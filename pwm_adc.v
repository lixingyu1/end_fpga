==> flow/design.v <==
module pwm_adc (
    input               clk,
    input               rstn,
    input    [18:0]     freq,
    output   reg        pwm
);
reg [22:0]  cnt_max;
reg [22:0]cnt;
always @(posedge clk or negedge rstn) begin
    if(!rstn)
        cnt_max <= 0;
    else 
        cnt_max <= 781250 /  freq ; 
end
always @(posedge clk or negedge rstn) begin
    if(!rstn)
        cnt <= 0;
    else if(cnt >= cnt_max - 1)
        cnt <= 0;
    else
        cnt <= cnt + 1;
end
always @(posedge clk or negedge rstn) begin
    if(!rstn)
        pwm <= 0;
    else if(cnt >= cnt_max - 1)
        pwm <= ~pwm;
    else
        pwm <= pwm;
end
endmodule  
* Reports on pwm_adc
What the tools print for pwm_adc, step after step.
Lines are those of the file above, counted from 1.
Library cell names are shortened.
A cell with -- has no value.
- Top module :: pwm_adc
- Clock port :: clk
- Cell library :: sky130hd
- Timing corner :: tt_025C_1v80

* After elaboration
Yosys after proc, flatten, opt, wreduce and memory -nomap, before mapping. Enables and synchronous resets that opt folds into registers are not counted as muxes. Memory bits, and registers merged into a memory's read port (data or address), are not among the register bits. Print and check cells are not counted. Equal cells are merged and count once.
- Bits in registers :: 47
- Bits of input ports :: 21
- Output and inout bits :: 1
- Cells after elaboration :: 9
- $add $sub $neg :: 2
- Divide/modulo/power cells :: 1
- Magnitude comparators :: 1
- Multiplexer cells :: 1
- Bitwise gates (word level) :: 1
** Operator list (count)
- divider 20 x 19 -> 32 bit (first input constant) :: 1
- >= comparator 23 x 32 -> 1 bit :: 1
- subtractor 23 x 1 -> 24 bit (second input constant) :: 1
- adder 23 x 1 -> 23 bit (second input constant) :: 1
- two-way mux 23 bit :: 1
- NOT 1 bit :: 1

* Logic depth
Longest topological path by Yosys (ltp), each cell counted once; first at word level (registers and memories cut), then after technology mapping (sequential cells cut; the memories' decode and read muxes count).
- Word-level depth :: 3
- ABC_AREA :: 0
- Gate-level depth with buffers :: 444

* Netlist
Source: synth_stat.txt of the flow (Yosys; design flattened, memories mapped). It holds for the ABC_AREA given above (unset counts as 0); a run with the other value may have another netlist.
The area totals of this step are shown rounded.
- Standard cells after synthesis :: 4041
- Synthesis area :: 28000 um2
- Sequential area :: 1180 um2
- Flip-flops :: 47
- Buffer cells :: 100
** Cells by type
- ha_1 :: count 429, total area 5.37E+03 um2
- a21oi_1 :: count 352, total area 1761.69 um2
- nor2_1 :: count 469, total area 1.76E+03 um2
- xnor2_1 :: count 182, total area 1.59E+03 um2
- nand2_1 :: count 337, total area 1.26E+03 um2
- o21ai_0 :: count 249, total area 1.25E+03 um2
- dfrtp_1 :: count 47, total area 1.18E+03 um2
- mux2_2 :: count 101, total area 1.14E+03 um2
- a21o_1 :: count 145, total area 1.09E+03 um2
- o21a_1 :: count 134, total area 1.01E+03 um2
- xor2_1 :: count 103, total area 902.115 um2
- nand2b_1 :: count 108, total area 675.648 um2
- nor3_1 :: count 127, total area 635.61 um2
- inv_1 :: count 165, total area 619.344 um2
- nand3_1 :: count 113, total area 565.542 um2
- o31ai_1 :: count 68, total area 510.49 um2
- and3_1 :: count 51, total area 319.056 um2
- nor2b_1 :: count 50, total area 312.8 um2
Not listed: further types 98, cells in them 811.

* Timing after synthesis
Source: OpenSTA report_checks on the synthesized netlist (no wires, ideal clock, input and output delay 20% of the period each), path of least setup slack; recovery checks are left aside. Register names are those of the netlist, which keeps one name where synthesis merged equal registers.
- Path kind :: input to register
- Start :: in freq[1]
- End :: reg cnt_max[0]
- Period :: 162.0 ns
- External input delay :: 32.400 ns
- Setup time :: 0.131 ns
- Time at the first pin :: 32.400 ns
- Arrival :: 112.026 ns
- Data required time :: 161.869 ns
- Path slack :: 49.842 ns
- Path delay :: 79.757 ns
- Driving pins on the path :: 424
- Buffers on the path :: 42
- Synthesis period reached :: 112.158 ns
"path delay" = arrival - input delay + setup time.
"driving pins on the path" counts driving pins, that of a launching flip-flop among them; a cell with two outputs on the path counts twice.
"synthesis period reached" = period - worst setup slack (recovery checks aside). The figure is calculated, with input and output delays left at 20% of the set period.
Between the ends stands the longest chain of elaborated cells between them, by number of cells; it is not shown to be the way that was timed. Of several equally long chains one is given.
A line is the first line of the expression or statement that the cell stems from. Yosys adds cells for indexed reads and writes and turns some case tables into memories.
- Cells stage by stage :: buf_2 > inv_1 > ha_1 > o31ai_1 > and3_1 > ha_1 > o31ai_1 > a21oi_1 > and3_1 > ha_1 > a21oi_1 > o21ai_1 > or4_1 > a21oi_1 > ha_1 > o21ai_0 > a21o_1 > a21oi_1 > (+388 left out) > and2_1 > buf_2 > buf_2 > o21ai_1 > ha_1 > a21oi_1 > nor2b_1 > o21ai_0 > nand2b_1 > a21oi_1 > nor2b_1 > o21ai_0 > nand2b_1 > a2111oi_0 > o31ai_1 > nand4_1 > a21oi_1 > or3_1
- Cells in the longest elaborated chain :: 1
** Ends and longest elaborated chain, after synthesis
- start: declaration :: RTL line 4 : input    [18:0]     freq,
- divider 20 x 19 -> 32 bit :: RTL line 13 : cnt_max <= 781250 /  freq ;
- end: assignment :: RTL line 11 : cnt_max <= 0;
- end: assignment :: RTL line 13
- end: declaration :: RTL line 7 : reg [22:0]  cnt_max;

* Worst path after layout
Path of least setup slack in the final report of entry B (OpenROAD, finished layout, wires in). Where an end is a register, its clock arrival counts in the times.
- Path kind :: input to register
- Start :: in freq[16]
- End :: reg cnt_max[0]
- Period :: 120.0 ns
- External input delay :: 24.00 ns
- Setup time :: 0.12 ns
- Time at the first pin :: 24.00 ns
- Arrival :: 112.12 ns
- Data required time :: 120.19 ns
- Path slack :: 8.07 ns
- Driving pins on the path :: 402
- Buffers on the path :: 9
Between the ends stands the longest chain of elaborated cells between them, by number of cells; it is not shown to be the way that was timed. Of several equally long chains one is given.
- Cells stage by stage :: clkdlybuf4s50_1 > nor4_4 > buf_4 > and4_1 > and3_1 > and3_1 > ha_1 > o31ai_1 > a21oi_1 > and3_1 > ha_1 > a21oi_1 > o21ai_1 > or4_1 > a21oi_1 > ha_1 > o21ai_0 > a21o_1 > (+366 left out) > nor2_1 > and4_1 > and2_4 > o21ai_1 > ha_1 > a21oi_1 > nor2b_1 > o21ai_0 > nand2b_1 > a21oi_1 > nor2b_1 > o21ai_0 > nand2b_1 > a2111oi_0 > o31ai_1 > nand4_1 > a21oi_1 > or3_1
- Cells in the longest elaborated chain :: 1
** Ends and longest elaborated chain, after layout
- start: declaration :: RTL line 4 : input    [18:0]     freq,
- divider 20 x 19 -> 32 bit :: RTL line 13 : cnt_max <= 781250 /  freq ;
- end: assignment :: RTL line 11 : cnt_max <= 0;
- end: assignment :: RTL line 13
- end: declaration :: RTL line 7 : reg [22:0]  cnt_max;

Add stored flow runs of pwm_adc

pwm_adc through Yosys and OpenROAD on sky130hd: 2 stored runs, unordered, with their settings and measured results. The constraints put input and output delay at 20% of the set period each and load the outputs with 0.01 pF.
"clock period achieved" = clock period - worst setup slack. The figure is calculated, with input and output delays left at 20% of the set period.
"time of the worst setup path" means the part of the period allowed to the worst setup path (the constraints hold back 20% at inputs and 20% at outputs) less its slack; where the path has registers, the arrival times of their clocks count too.
Measured values are rounded.

** Entry A
- Settings :: period_ns=75.9; CORE_UTILIZATION=48; PLACE_DENSITY_LB_ADDON=0.1; CELL_PAD_IN_SITES_GLOBAL_PLACEMENT=2; CELL_PAD_IN_SITES_DETAIL_PLACEMENT=1; TNS_END_PERCENT=15; GPL_TIMING_DRIVEN=1; CTS_CLUSTER_SIZE=79; CAP_MARGIN=0; MIN_ROUTING_LAYER=met2; CORE_MARGIN=2; SLEW_MARGIN=20
- Outcome :: not finished: placement ended with error DPL-0033

** Entry B
- Settings :: period_ns=120.0; CAP_MARGIN=20; CORE_MARGIN=2; CORE_UTILIZATION=40; SLEW_MARGIN=20
- Die outline area :: 72200 um2
- Utilization after layout :: 42.6 %
- Time of the worst setup path :: 87.93 ns
- Kind of the worst setup path :: input to register
- Synthesis area :: 28000 um2
- Standard-cell area after routing :: 29600 um2
- Setup slack of the worst path :: 8.07 ns
- Setup total negative slack :: 0.000 ns
- Worst hold slack after layout :: 0.533 ns
- Clock period achieved :: 111.932 ns
